==> flow/design.v <==
`timescale 1ns / 1ps
module adder(
    input clk,
    input reset,
    input [31:0] a,
    input [31:0] b,
    input available,
    input [4:0] exception_f,
    output [31:0] sum,
    output done
    );
    localparam IDLE = 3'd0,
               INIT = 3'd1,
               EXCEP = 3'd2,
               SHIFT = 3'd3,
               ADD1 = 3'd4,
               ADD2 = 3'd5,
               NORM = 3'd6,
               DONE = 3'd7;
    reg [2:0] state_reg , state_next;
    reg [7:0] exp_a_reg , exp_a_next , exp_b_reg , exp_b_next;
    reg [24:0] mant_a_reg , mant_a_next , mant_b_reg , mant_b_next , cal_mant_reg , cal_mant_next;
    reg [7:0] exp_diff_reg , exp_diff_next;
    reg [22:0] mant_sum_reg , mant_sum_next;
    reg [7:0] exp_sum_reg , exp_sum_next;
    wire exception;
    reg init_flag;
    or or1 (exception,exception_f[0],exception_f[1],exception_f[2],exception_f[3],exception_f[4]);
    always @ (posedge clk or posedge reset) begin
       if(reset) begin
          exp_a_reg <= {8{1'b0}};
          exp_b_reg <= {8{1'b0}};
          mant_a_reg <= {25{1'b0}};
          mant_b_reg <= {25{1'b0}};
       end
       else begin
          exp_a_reg <= exp_a_next;
          exp_b_reg <= exp_b_next;
          mant_a_reg <= mant_a_next;
          mant_b_reg <= mant_b_next; 
       end
    end
    always @ (*) begin
       if(init_flag) begin
          if(a[30:23] > b[30:23]) begin
             exp_a_next = a[30:23];
             exp_b_next = b[30:23];
             mant_a_next = {2'b01,a[22:0]};
             mant_b_next = {2'b01,b[22:0]};
          end
          else if (a[30:23] < b[30:23]) begin
             exp_b_next = a[30:23];
             exp_a_next = b[30:23];
             mant_b_next = {2'b01,a[22:0]};
             mant_a_next = {2'b01,b[22:0]};
          end
          else begin
             if(a[22:0] > b[22:0]) begin
                exp_a_next = a[30:23];
                exp_b_next = b[30:23];
                mant_a_next = {2'b01,a[22:0]};
                mant_b_next = {2'b01,b[22:0]};
             end
             else begin
                exp_b_next = a[30:23];
                exp_a_next = b[30:23];
                mant_b_next = {2'b01,a[22:0]};
                mant_a_next = {2'b01,b[22:0]};
             end
          end
       end
      else begin
          exp_a_next = exp_a_reg;
          exp_b_next = exp_b_reg;
          mant_a_next = mant_a_reg;
          mant_b_next = mant_b_reg;
      end 
    end
    always @ (posedge clk or posedge reset) begin
       if(reset) begin
          state_reg <= IDLE;
          exp_diff_reg <= 8'd0;
          exp_sum_reg <= 8'd0;
          mant_sum_reg <= 23'd0;
          cal_mant_reg <= 25'd0;
       end
       else begin
          state_reg <= state_next;
          exp_diff_reg <= exp_diff_next;
          exp_sum_reg <= exp_sum_next;
          mant_sum_reg <= mant_sum_next;
          cal_mant_reg <= cal_mant_next;
       end
    end
    always @ (*) begin
       case(state_reg)
           IDLE : begin
                     if(available) begin
                        state_next = INIT;
                     end
                     else begin
                        state_next = IDLE;
                     end
                     init_flag = 1'b0;
                     exp_diff_next = exp_diff_reg;
                     exp_sum_next = exp_sum_reg;
                     mant_sum_next = mant_sum_reg;
                     cal_mant_next = cal_mant_reg;
                  end
           INIT : begin
                     init_flag = 1'b1;
                     state_next = EXCEP;
                     exp_diff_next = exp_diff_reg;
                     exp_sum_next = exp_sum_reg;
                     mant_sum_next = mant_sum_reg;
                     cal_mant_next = cal_mant_reg;
                  end 
           EXCEP : begin
                     if(exception) begin
                        state_next = DONE;
                     end
                     else begin
                        state_next = SHIFT;
                     end
                     exp_diff_next = exp_a_reg - exp_b_reg;
                     exp_sum_next = exp_sum_reg;
                     mant_sum_next = mant_sum_reg;
                     cal_mant_next = mant_b_reg;
                     init_flag = 1'b0;
                  end
           SHIFT : begin
                     if(exp_diff_reg >= 23) begin
                        exp_sum_next = exp_a_reg;
                        mant_sum_next = mant_a_reg;
                        state_next = DONE;
                        cal_mant_next = 25'd0;
                        exp_diff_next = 8'd0;
                        init_flag = 1'b0;
                     end
                     else begin
                        if(exp_diff_reg == 0) begin
                           state_next = ADD1;
                           cal_mant_next = cal_mant_reg;
                           exp_diff_next = exp_diff_reg;
                           init_flag = 1'b0;
                           exp_sum_next = exp_sum_reg;
                           mant_sum_next = mant_sum_reg;
                        end
                        else begin
                           cal_mant_next = cal_mant_reg >> 1;
                           exp_diff_next = exp_diff_reg - 1;
                           state_next = SHIFT;
                           exp_sum_next = exp_sum_reg;
                           mant_sum_next = mant_sum_reg;
                           init_flag = 1'b0;
                        end
                     end
                  end 
           ADD1 : begin
                     cal_mant_next = cal_mant_reg + mant_a_reg;
                     init_flag = 1'b0;
                     state_next = ADD2;
                     exp_sum_next = exp_sum_reg;
                     mant_sum_next = mant_sum_reg;
                     exp_diff_next = exp_diff_reg;
                  end
           ADD2 : begin
                     mant_sum_next = cal_mant_reg[24] ? cal_mant_reg[23:1] : cal_mant_reg[22:0];
                     exp_sum_next = cal_mant_reg[24] ? exp_a_reg + 1 : exp_a_reg;
                     cal_mant_next = cal_mant_reg;
                     state_next = DONE;
                     init_flag = 1'b0;
                     exp_diff_next = exp_diff_reg;
                  end
           DONE : begin
                     mant_sum_next = mant_sum_reg;
                     exp_sum_next = exp_sum_reg;
                     cal_mant_next = cal_mant_reg;
                     state_next = IDLE;
                     init_flag = 1'b0;
                     exp_diff_next = exp_diff_reg;
                  end
           default : begin
                         mant_sum_next = mant_sum_reg;
                         exp_sum_next = exp_sum_reg;
                         cal_mant_next = cal_mant_reg;
                         state_next = IDLE;
                         init_flag = 1'b0;
                         exp_diff_next = exp_diff_reg;
                     end                                            
       endcase
    end
    assign sum = {a[31],exp_sum_reg,mant_sum_reg};
    assign done = (state_reg == DONE);                        
endmodule
Step by step through the tools: adder --
The steps from the RTL of adder to its reports follow in flow order. Line numbers count from 1 in the design file above. Operators carry their Yosys type and port widths (W data, S select, Z words). Cell names lack the library's common part. A cell with n/a has no value.
Inputs: top adder, clock port clk, standard-cell library sky130hd, corner tt_025C_1v80

Word-level counts --
Source: Yosys, flattened and elaborated, memories not mapped. Widths are those after wreduce. Registers that Yosys merges into a memory's read port (data or address) are not register bits. Print and check cells do not count. Equal cells are merged and count once.
Storage and ports: word-level cells 67, bits of input ports 72, flip-flop bits (word level) 133
Operators by class: eq/ne operators 8, $lt $le $gt $ge 4, bitwise gates (word level) 4, reductions and logical operators 8, $add $sub $neg 4, mux-type cells 30
Operator list (number):
- $mux W23 | 8
- $mux W8 | 10
- $pmux W25 S3 | 1
- $mux W25 | 2
- $pmux W23 S2 | 1
- $pmux W8 S2 | 2
- $add A25 B25 Y25 | 1
- $gt A23 B23 Y1 | 1
- $pmux W3 S6 | 1
- $eq A3 B3 Y1 const B | 3
- $mux W3 | 3
- $add A8 B1 Y8 const B | 1
- $sub A8 B1 Y8 const B | 1
- $ge A8 B5 Y1 const B | 1
- $sub A8 B8 Y8 | 1
- $gt A8 B8 Y1 | 1
- $lt A8 B8 Y1 | 1
- $logic_not A8 Y1 | 1
- $reduce_and A2 Y1 | 3
- $eq A3 B2 Y1 const B | 2
- $or A1 B1 Y1 | 4
- $reduce_bool A2 Y1 | 2
- $eq A3 B1 Y1 const B | 1
- $ne A3 B3 Y1 const B | 1
- $logic_not A3 Y1 | 1
- $reduce_bool A3 Y1 | 1
- $ne A2 B2 Y1 const B | 1
- $mux W1 | 2

Logic depth --
Longest topological path by Yosys (ltp), each cell counted once; first at word level (registers and memories cut), then after technology mapping (sequential cells cut; the memories' decode and read muxes count).
Logic depth: depth in word-level cells 6, ABC_AREA 0, mapped depth 11, mapped depth without buffers 10

Synthesis result --
The flow's flattened synthesis, as Yosys stat reports it; memories are mapped. The netlist is that of the ABC_AREA named above (0 if unset); the other value can give another one.
Cells by type:
- dfrtp_1 | number 133, total area 3.33E+03 µm²
- ha_1 | number 66, total area 825.792 µm²
- mux2i_1 | number 78, total area 780.749 µm²
- a21oi_1 | number 96, total area 480.461 µm²
- o21ai_0 | number 95, total area 475.456 µm²
- nand2_1 | number 111, total area 416.65 µm²
- nor2_1 | number 94, total area 352.838 µm²
- inv_1 | number 56, total area 210.202 µm²
- clkbuf_1 | number 40, total area 150.144 µm²
- nand3_1 | number 28, total area 140.134 µm²
- xnor2_1 | number 16, total area 140.134 µm²
- a221oi_1 | number 12, total area 105.101 µm²
- xor2_1 | number 11, total area 96.342 µm²
- a21o_1 | number 12, total area 90.086 µm²
- o221ai_1 | number 10, total area 87.584 µm²
- nand4_1 | number 13, total area 81.328 µm²
- buf_6 | number 7, total area 78.826 µm²
- o22ai_1 | number 10, total area 62.56 µm²
Other cell types: 49; their cells: 121.
Mapped netlist: flip-flops 134, buffer cells 57, synthesis area 0.0088685 mm², cells in the netlist 1009

Worst setup path after synthesis --
Source: OpenSTA report_checks on the synthesized netlist (no wires, ideal clock, input and output delay 20% of the period each), path of least setup slack; recovery checks are left aside. Register names are those of the netlist, which keeps one name where synthesis merged equal registers.
Path after synthesis: path type input port to flip-flop, start point input port b[26], end point register exp_a_reg[2], setup time 137 ps, path delay 1913 ps, data required time 3143 ps, external input delay 656 ps, path buffers 2, stages 11, setup slack 711 ps, arrival time 2432 ps, period 3280 ps, synthesis period reached 2569 ps
"path delay" is the arrival time less input delay plus setup time. "stages" counts driving pins, that of a launching flip-flop among them; a cell with two outputs on the path counts twice. "synthesis period reached" = period - worst setup slack (recovery checks aside). The figure is calculated, with input and output delays left at 20% of the set period. Between the ends stands the longest chain of elaborated cells between them, by number of cells; it is not shown to be the way that was timed. Of several equally long chains one is given. A line is the first line of the expression or statement that the cell stems from. Yosys adds cells for indexed reads and writes and turns some case tables into memories.
Between the ends, after synthesis: cells stage by stage inv_1 ha_1 nand3_1 nor3_2 or4b_1 o211ai_1 a41oi_1 buf_6 buf_6 mux2i_1 a21oi_1, length of the longest elaborated chain 3
RTL lines, path after synthesis:
- start: declaration | line 6 | input [31:0] b,
- $lt A8 B8 Y1 | line 51 | else if (a[30:23] < b[30:23]) begin
- $mux W8 | line 51
- $mux W8 | line 45 | if(a[30:23] > b[30:23]) begin
- end: assignment | line 31 | exp_a_reg <= {8{1'b0}};
- end: assignment | line 37 | exp_a_reg <= exp_a_next;
- end: declaration | line 21 | reg [7:0] exp_a_reg , exp_a_next , exp_b_reg , exp_b_next;

Timing after layout --
Path of least setup slack in the final report of entry A (OpenROAD, finished layout, wires in). Where an end is a register, its clock arrival counts in the times. The path's times are printed in steps of 10 ps; the period is the one set.
Path post-layout: path type input port to flip-flop, start point input port b[26], end point register mant_a_reg[12], data required time 3460 ps, stages 11, external input delay 630 ps, setup slack 170 ps, path buffers 2, period 3160 ps, arrival time 3290 ps, setup time 130 ps
Between the ends stands the longest chain of elaborated cells between them, by number of cells; it is not shown to be the way that was timed. Of several equally long chains one is given.
Between the ends, post-layout: cells stage by stage clkdlybuf4s50_1 inv_1 ha_1 nand3_1 nor3_2 or4b_1 o211ai_1 a41oi_4 buf_12 mux2i_1 a21oi_1, length of the longest elaborated chain 3
RTL lines, path post-layout:
- start: declaration | line 6 | input [31:0] b,
- $lt A8 B8 Y1 | line 51 | else if (a[30:23] < b[30:23]) begin
- $mux W23 | line 51
- $mux W23 | line 45 | if(a[30:23] > b[30:23]) begin
- end: assignment | line 33 | mant_a_reg <= {25{1'b0}};
- end: assignment | line 39 | mant_a_reg <= mant_a_next;
- end: declaration | line 22 | reg [24:0] mant_a_reg , mant_a_next , mant_b_reg , mant_b_next , cal_mant_reg , cal_mant_next;

Appendix: measured runs

Below are 2 stored runs of the flow (Yosys, OpenROAD; platform sky130hd) on adder, each with its settings and what was measured, unordered. Constraints: input delay and output delay 20% of the set period each, output load 0.01 pF.
"period achieved": clock period set for the run, less the worst setup slack. It is reckoned from that one timing run; input and output delays stay at 20% of the period that was set.
"worst path time" means the part of the period allowed to the worst setup path (the constraints hold back 20% at inputs and 20% at outputs) less its slack; where the path has registers, the arrival times of their clocks count too.
"power consumption" is the tool's figure for a default switching activity; nothing was simulated.
"worst path time" is known to 10 ps.

[entry A] flow files
==> flow/run.sh <==
#!/bin/bash
# the make line also repeats the synthesis and layout settings of config.mk as NAME=value (left out here)
make -C /OpenROAD-flow-scripts/flow DESIGN_CONFIG=/design/flow/config.mk WORK_HOME=/design/flow/orfs CLKGATE_MAP_FILE= finish
==> flow/config.mk <==
export PLATFORM = sky130hd
export DESIGN_NAME = adder
export DESIGN_NICKNAME = adder
export VERILOG_FILES = /design/flow/design.v
export SDC_FILE = /design/flow/constraint.sdc
export NUM_CORES = 4
export LEC_CHECK = 0
export CAP_MARGIN = 20
export CORE_MARGIN = 2
export CORE_UTILIZATION = 49
export SLEW_MARGIN = 20
==> flow/constraint.sdc <==
create_clock -name core_clock -period 3.16 [get_ports {clk}]
set_input_delay 0.6320 -clock core_clock [delete_from_list [all_inputs] [get_ports {clk}]]
set_output_delay 0.6320 -clock core_clock [all_outputs]
set_load 0.01 [all_outputs]

[entry A] result: post-synthesis cell area 0.0088685 mm²; die size 0.0191906 mm²; standard-cell area after routing 0.0110794 mm²; final utilization 0.621; worst setup slack after layout 175 ps; post-route worst hold slack 463 ps; power consumption 10.278 mW; period achieved 2985 ps; worst path time 2350 ps; class of the worst setup path input port to flip-flop

[entry B] flow files
==> flow/run.sh <==
#!/bin/bash
# the make line also repeats the synthesis and layout settings of config.mk as NAME=value (left out here)
make -C /OpenROAD-flow-scripts/flow DESIGN_CONFIG=/design/flow/config.mk WORK_HOME=/design/flow/orfs CLKGATE_MAP_FILE= finish
==> flow/config.mk <==
export PLATFORM = sky130hd
export DESIGN_NAME = adder
export DESIGN_NICKNAME = adder
export VERILOG_FILES = /design/flow/design.v
export SDC_FILE = /design/flow/constraint.sdc
export NUM_CORES = 4
export LEC_CHECK = 0
export CAP_MARGIN = 20
export CORE_ASPECT_RATIO = 0.98
export CORE_MARGIN = 2
export CORE_UTILIZATION = 43
export CTS_CLUSTER_DIAMETER = 74
export GPL_ROUTABILITY_DRIVEN = 1
export GPL_TIMING_DRIVEN = 0
export MAX_ROUTING_LAYER = met4
export MIN_ROUTING_LAYER = met2
export PLACE_DENSITY = 0.58
export SETUP_SLACK_MARGIN = -0.11
export SLEW_MARGIN = 20
==> flow/constraint.sdc <==
create_clock -name core_clock -period 2.53 [get_ports {clk}]
set_input_delay 0.5060 -clock core_clock [delete_from_list [all_inputs] [get_ports {clk}]]
set_output_delay 0.5060 -clock core_clock [all_outputs]
set_load 0.01 [all_outputs]

[entry B] result: post-synthesis cell area 0.0088685 mm²; die size 0.0217896 mm²; standard-cell area after routing 0.0116887 mm²; final utilization 0.572; worst setup slack after layout -149 ps; post-route worst hold slack 364 ps; power consumption 14.262 mW; period achieved 2679 ps; worst path time 2680 ps; class of the worst setup path flip-flop to flip-flop
